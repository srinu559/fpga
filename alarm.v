==> flow/design.v <==
module example(input wire clk,output reg a,output reg tog,input fl,input start,input reset ,input B0,input B9,input B1,input B2,input B3,input B4,input B5,input B6,input B7,input B8,output leda,output ledb,output ledc,output ledd,output lede,output ledf,output ledg);
reg [9:0] number;
reg [28:0] delay1 ;
reg [5:0] tmp_hour, tmp_minute, tmp_second,counter; 
reg [5:0] f_hour, f_minute, f_second; 
reg [5:0] c_hour, c_minute, c_second; 
 reg [3:0] c_hour1,a_hour1; 
 reg [3:0] c_hour0,a_hour0;
 reg [3:0] c_min1,a_min1;
 reg [3:0] c_min0,a_min0;
 reg [3:0] c_sec1,a_sec1;
 reg [3:0] c_sec0,a_sec0;
reg [6:0] seg_data;
reg [3:0] cten,cunit;
reg  [5:0] tempdata;
integer take;
integer set;
integer count;
integer onetime;
integer datataken;
integer index;
integer finished;
initial begin
finished=0;
c_second=0;
timetemp=0;
timef=0;
set=0;
cunit=0;
cten=0;
take=0;
count=0;
onetime=0;
tempdata=0;
datataken=0;
tmp_hour=6'd0;
 tmp_minute=6'd0;
  tmp_second=6'd0;
  f_hour=6'd0;
 f_minute=6'd0;
  f_second=6'd0;
  counter=6'd0;
end
always@(posedge clk) begin
if(fl==1 && start==0)
begin
f_hour=5'd0;
 f_minute=5'd0;
  f_second=5'd0;
number[0]=B0;
number[1]=B1;
number[2]=B2;
number[3]=B3;
number[4]=B4;
number[5]=B5;
number[6]=B6;
number[7]=B7;
number[8]=B8;
number[9]=B9;
delay1=delay1+1;
if(delay1==27'b100000001011110000100000000)
begin
if(number==10'b0000000001)
begin
tempdata=5'd0;
  take=1;
end
if(number==10'b0000000010)
begin
tempdata=6'd1;
  take=1;
end
if(number==10'b0000000100)
begin
tempdata=6'd2;
  take=1;
end
if(number==10'b0000001000)
begin
tempdata=6'd3;
  take=1;
end
if(number==10'b0000010000)
begin
tempdata=6'd4;
  take=1;
end
if(number==10'b0000100000)
begin
tempdata=6'd5;
  take=1;
end
if(number==10'b0001000000)
begin
tempdata=6'd6;
  take=1;
  take=1;
end
if(number==10'b0010000000)
begin
tempdata=6'd7;
  take=1;
end
if(number==10'b0100000000)
begin
tempdata=6'd8;
  take=1;
end
if(number==10'b1000000000)
begin
tempdata=6'd9;
  take=1;
end
if(count==0 && take==1)
begin
a=!a;
  tmp_hour=tempdata;
   take=0;
count=1;
 tempdata=6'd0;
end
if(count==1 && take==1)
begin
a=!a;
  tmp_hour=tmp_hour*6'd10+tempdata;
 take=0;
 count=2;
  tempdata=6'd0;
end
if(count==2 && take==1)
begin
a=!a;
  tmp_minute=tempdata;
   take=0;
count=3;
 tempdata=6'd0;
end
if(count==3 && take==1)
begin
a=!a;
  tmp_minute=tmp_minute*6'd10+tempdata;
 take=0;
 count=4;
  tempdata=6'd0;
end
if(count==4 && take==1)
begin
a=!a;
  tmp_second=tempdata;
   take=0;
count=5;
 tempdata=6'd0;
end
if(count==5 && take==1)
begin
a=!a;
  tmp_second=tmp_second*6'd10+tempdata;
 take=0;
 count=6;
 tempdata=6'd0;
datataken=1;
end  
delay1=0;
end
end
if(start==1 && fl==0)
begin
delay1=delay1+1;
if(delay1==27'b101111101011110000100000000)
begin
c_second=tmp_second-f_second;
c_minute=tmp_minute-f_minute;
c_hour=tmp_hour-f_hour;
if(c_second==6'd0 && c_minute==6'd0 && c_hour==6'd0)
  begin
  a=!a;
  finished=1;
  end
f_second = f_second + 1;
 if(f_second >=59) begin 
 f_second = 0;
 f_minute=f_minute+1;
  if(f_minute>=59) 
 begin
 f_minute=0;
 f_hour=f_hour+1;
 end
 end
 delay1=0;
end
end
end
endmodule
# Tool chain data of example

What the tools print for example, step after step.
Lines are those of the file above, counted from 1.
Operators carry their Yosys type and port widths (W data, S select, Z words).
Cell names lack the library's common part.
A cell with - has no value.

Top module: example
Clock input: clk
Standard-cell library: sky130hd
Library corner: tt_025C_1v80

# After elaboration

Source: Yosys, flattened and elaborated, memories not mapped. Widths are those after wreduce. Registers that Yosys merges into a memory's read port (data or address) are not register bits. Print and check cells do not count. Equal cells are merged and count once.

Register bits: 136
Input bits: 14
Output and inout bits: 9

Equality and inequality tests: 23
$add $sub $neg: 11
Multipliers: 3
Magnitude comparators: 2
Bitwise gates (word level): 2
Reduce/logical cells: 22
Multiplexer cells: 120

Operators by type and width:

| operator                | count |
| $mux W32                | 42 |
| $mux W6                 | 53 |
| $eq A32 B2 Y1 const B   | 7 |
| $mux W29                | 4 |
| $eq A32 B3 Y1 const B   | 2 |
| $eq A32 B4 Y1 const B   | 2 |
| $add A29 B1 Y29 const B | 2 |
| $eq A29 B27 Y1 const B  | 2 |
| $mul A6 B3 Y5 const B   | 3 |
| $logic_not A32 Y1       | 1 |
| $mux W1                 | 21 |
| $add A6 B1 Y6 const B   | 3 |
| $add A6 B6 Y6           | 3 |
| $sub A6 B6 Y6           | 3 |
| $logic_not A6 Y1        | 3 |
| $ge A6 B6 Y1 const B    | 2 |
| $logic_and A1 B1 Y1     | 10 |
| $eq A10 B1 Y1 const B   | 1 |
| $eq A10 B10 Y1 const B  | 1 |
| $eq A10 B2 Y1 const B   | 1 |
| $eq A10 B3 Y1 const B   | 1 |
| $eq A10 B4 Y1 const B   | 1 |
| $eq A10 B5 Y1 const B   | 1 |
| $eq A10 B6 Y1 const B   | 1 |
| $eq A10 B7 Y1 const B   | 1 |
| $eq A10 B8 Y1 const B   | 1 |
| $eq A10 B9 Y1 const B   | 1 |
| $logic_not A1 Y1        | 7 |

Other operator kinds: 2; their cells: 3.

# Longest topological paths

Longest topological path by Yosys (ltp), each cell counted once; first at word level (registers and memories cut), then after technology mapping (sequential cells cut; the memories' decode and read muxes count).

Depth after elaboration: 50
ABC_AREA: 0
Mapped depth: 28

# Netlist

Yosys stat after the flow's synthesis: flattened, memories mapped to cells. It holds for the ABC_AREA given above (unset counts as 0); a run with the other value may have another netlist.

Cell types:

| cell     | count |
| edfxtp_1 | 70 |
| dfxtp_1  | 66 |
| xnor2_1  | 66 |
| ha_1     | 43 |
| nand2_1  | 115 |
| nor2_1   | 78 |
| and2_1   | 46 |
| o21ai_0  | 56 |
| clkbuf_1 | 65 |
| xor2_1   | 25 |
| a21oi_1  | 42 |
| nor4_1   | 28 |
| nand3_1  | 34 |
| nand4_1  | 27 |
| nor3_1   | 31 |
| inv_1    | 36 |
| a31oi_1  | 21 |
| a211oi_1 | 14 |

Not listed: further types 73, cells in them 254.

Flip-flop cells: 136
Mapped cells: 1117
Cell area after synthesis: 9736.8 um2
Area of sequential cells: 3423.3 um2

# Timing after synthesis

Source: OpenSTA report_checks on the synthesized netlist (no wires, ideal clock, input and output delay 20% of the period each), path of least setup slack; recovery checks are left aside. Register names are those of the netlist, which keeps one name where synthesis merged equal registers.

Path type: input to register
From: input port start
To: register count[0]
Clock period: 13100 ps
Path slack: 1517 ps
Arrival time: 10887 ps
Time at the first pin: 2620 ps
Setup time: 696 ps
Path buffers: 4
Input delay: 2620 ps
Driving pins on the path: 6
Delay of the path: 8963 ps
Period reached after synthesis: 11583 ps

"delay of the path" is the arrival time less input delay plus setup time.
"driving pins on the path" counts driving pins, that of a launching flip-flop among them; a cell with two outputs on the path counts twice.
"period reached after synthesis" is the clock period less the worst setup slack; recovery checks do not enter. This is arithmetic on one report: input and output delays are still those of the set period (20% each).
The rows between start and end are the longest chain of elaborated cells between them; the timing report does not say that the signal goes this way. Where chains are equally long, one stands for them.
Each line given opens the expression or statement behind the cell; cells for indexed reads and writes are added by Yosys, which also makes memories of some case tables.
A register here has more assigning lines than the two given.
The path ends at the enable pin of a flip-flop; only ways to that pin are counted.

Path through: nand2b_1 > clkbuf_1 > buf_1 > clkbuf_1 > buf_1 > nor4b_1
Length of the longest elaborated chain: 3

RTL lines, path after synthesis:

| what                | RTL line | text |
| start: declaration  | 1        | `module example(input wire clk,output reg a,output reg tog,input fl,input start,input reset ,input B0,input B9, ...` |
| $not A1 Y1          | 45       | `if(fl==1 && start==0)` |
| $logic_and A1 B1 Y1 | 45       |  |
| $reduce_and A2 Y1   | -        |  |
| end: assignment     | 119      | `count=1;` |
| end: assignment     | 127      | `count=2;` |
| end: declaration    | 18       | `integer count;` |

# Path in the finished layout

Path of least setup slack in the final report of job 1 (OpenROAD, finished layout, wires in). Where an end is a register, its clock arrival counts in the times.
The report prints the path's times to 10 ps; the period is as set.

Path type: input to register
From: input port B5
To: register a
Arrival time: 11650 ps
Path buffers: 1
Setup time: 110 ps
Clock period: 21400 ps
Path slack: 10050 ps
Driving pins on the path: 27
Input delay: 4280 ps
Time at the first pin: 4280 ps

The rows between start and end are the longest chain of elaborated cells between them; the timing report does not say that the signal goes this way. Where chains are equally long, one stands for them.
A register here has more assigning lines than the two given.

Path through: clkdlybuf4s50_1 > nor4_2 > nand2_1 > nor4_1 > nand2b_1 > a211oi_1 > a211oi_1 > a211oi_1 > o21bai_1 > a22oi_1 > o21ai_0 > ha_1 > ha_1 > ha_1 > xnor2_1 > nand2_1 > o21ai_0 > mux2_2 > ha_1 > xor2_1 > nor3_1 > a31oi_1 > or4_1 > a21oi_1 > o211ai_1 > or4b_1 > xnor2_1
Length of the longest elaborated chain: 50

RTL lines, path after layout:

| what                             | RTL line | text |
| start: declaration               | 1        | `module example(input wire clk,output reg a,output reg tog,input fl,input start,input reset ,input B0,input B9, ...` |
| $eq A10 B1 Y1                    | 63       | `if(number==10'b0000000001)` |
| $mux W32                         | 63       |  |
| $mux W32                         | 68       | `if(number==10'b0000000010)` |
| $mux W32                         | 73       | `if(number==10'b0000000100)` |
| $mux W32                         | 78       | `if(number==10'b0000001000)` |
| $mux W32                         | 83       | `if(number==10'b0000010000)` |
| $mux W32                         | 88       | `if(number==10'b0000100000)` |
| [... 35 more ...]                | -        |  |
| $mux W6                          | 45       | `if(fl==1 && start==0)` |
| $sub A6 B6 Y6                    | 171      | `c_second=tmp_second-f_second;` |
| $logic_not A6 Y1                 | 174      | `if(c_second==6'd0 && c_minute==6'd0 && c_hour==6'd0)` |
| $logic_and A1 B1 Y1 (2 in a row) | 174      |  |
| $mux W1                          | 174      |  |
| $mux W1                          | 169      | `if(delay1==27'b101111101011110000100000000)` |
| $mux W1                          | 166      | `if(start==1 && fl==0)` |
| end: assignment                  | 156      | `a=!a;` |
| end: assignment                  | 176      | `a=!a;` |
| end: declaration                 | 1        |  |

==> runs of example <==
Record of 2 stored runs of the RTL-to-layout flow on example, platform sky130hd. The runs are unordered. Constraints: input delay and output delay 20% of the set period each, output load 0.01 pF.
"achieved period" is the run's clock period less its worst setup slack. It is reckoned from that one timing run; input and output delays stay at 20% of the period that was set.
"time used up by the worst setup path" is the time allowed to the run's worst setup path (the clock period less input and output delay, where it has them) less its slack. Clock arrival times count: a late capture clock shortens it, a late launch clock lengthens it.
"power consumption": no workload was simulated; the value follows from the tool's default switching activity.
"time used up by the worst setup path" is given in steps of 10 ps.
A setting shown as - is not set for that run.

| item                                      | job 1             | job 2             |
| period_ns                                 | 21.4              | 8.97              |
| CAP_MARGIN                                | 20                | 20                |
| CORE_MARGIN                               | 2                 | 2                 |
| CORE_UTILIZATION                          | 40                | 19                |
| SLEW_MARGIN                               | 20                | 40                |
| CELL_PAD_IN_SITES_DETAIL_PLACEMENT        | -                 | 2                 |
| MAX_ROUTING_LAYER                         | -                 | met5              |
| lowest hold slack (ps)                    | 451               | 454               |
| achieved period (ps)                      | 11350             | 8370              |
| netlist area reported by Yosys (um2)      | 9736.8            | 9736.8            |
| final utilization (%)                     | 43.9              | 22.0              |
| sum of negative setup slack (ps)          | 0                 | 0                 |
| standard-cell area after layout (um2)     | 10587.7           | 11093.1           |
| lowest setup slack (ps)                   | 10050             | 600               |
| die outline area (um2)                    | 25606.4           | 53072.6           |
| time used up by the worst setup path (ps) | 7070              | 6580              |
| class of the worst setup path             | input to register | input to register |
| power consumption (mW)                    | 0.6650            | 1.614             |
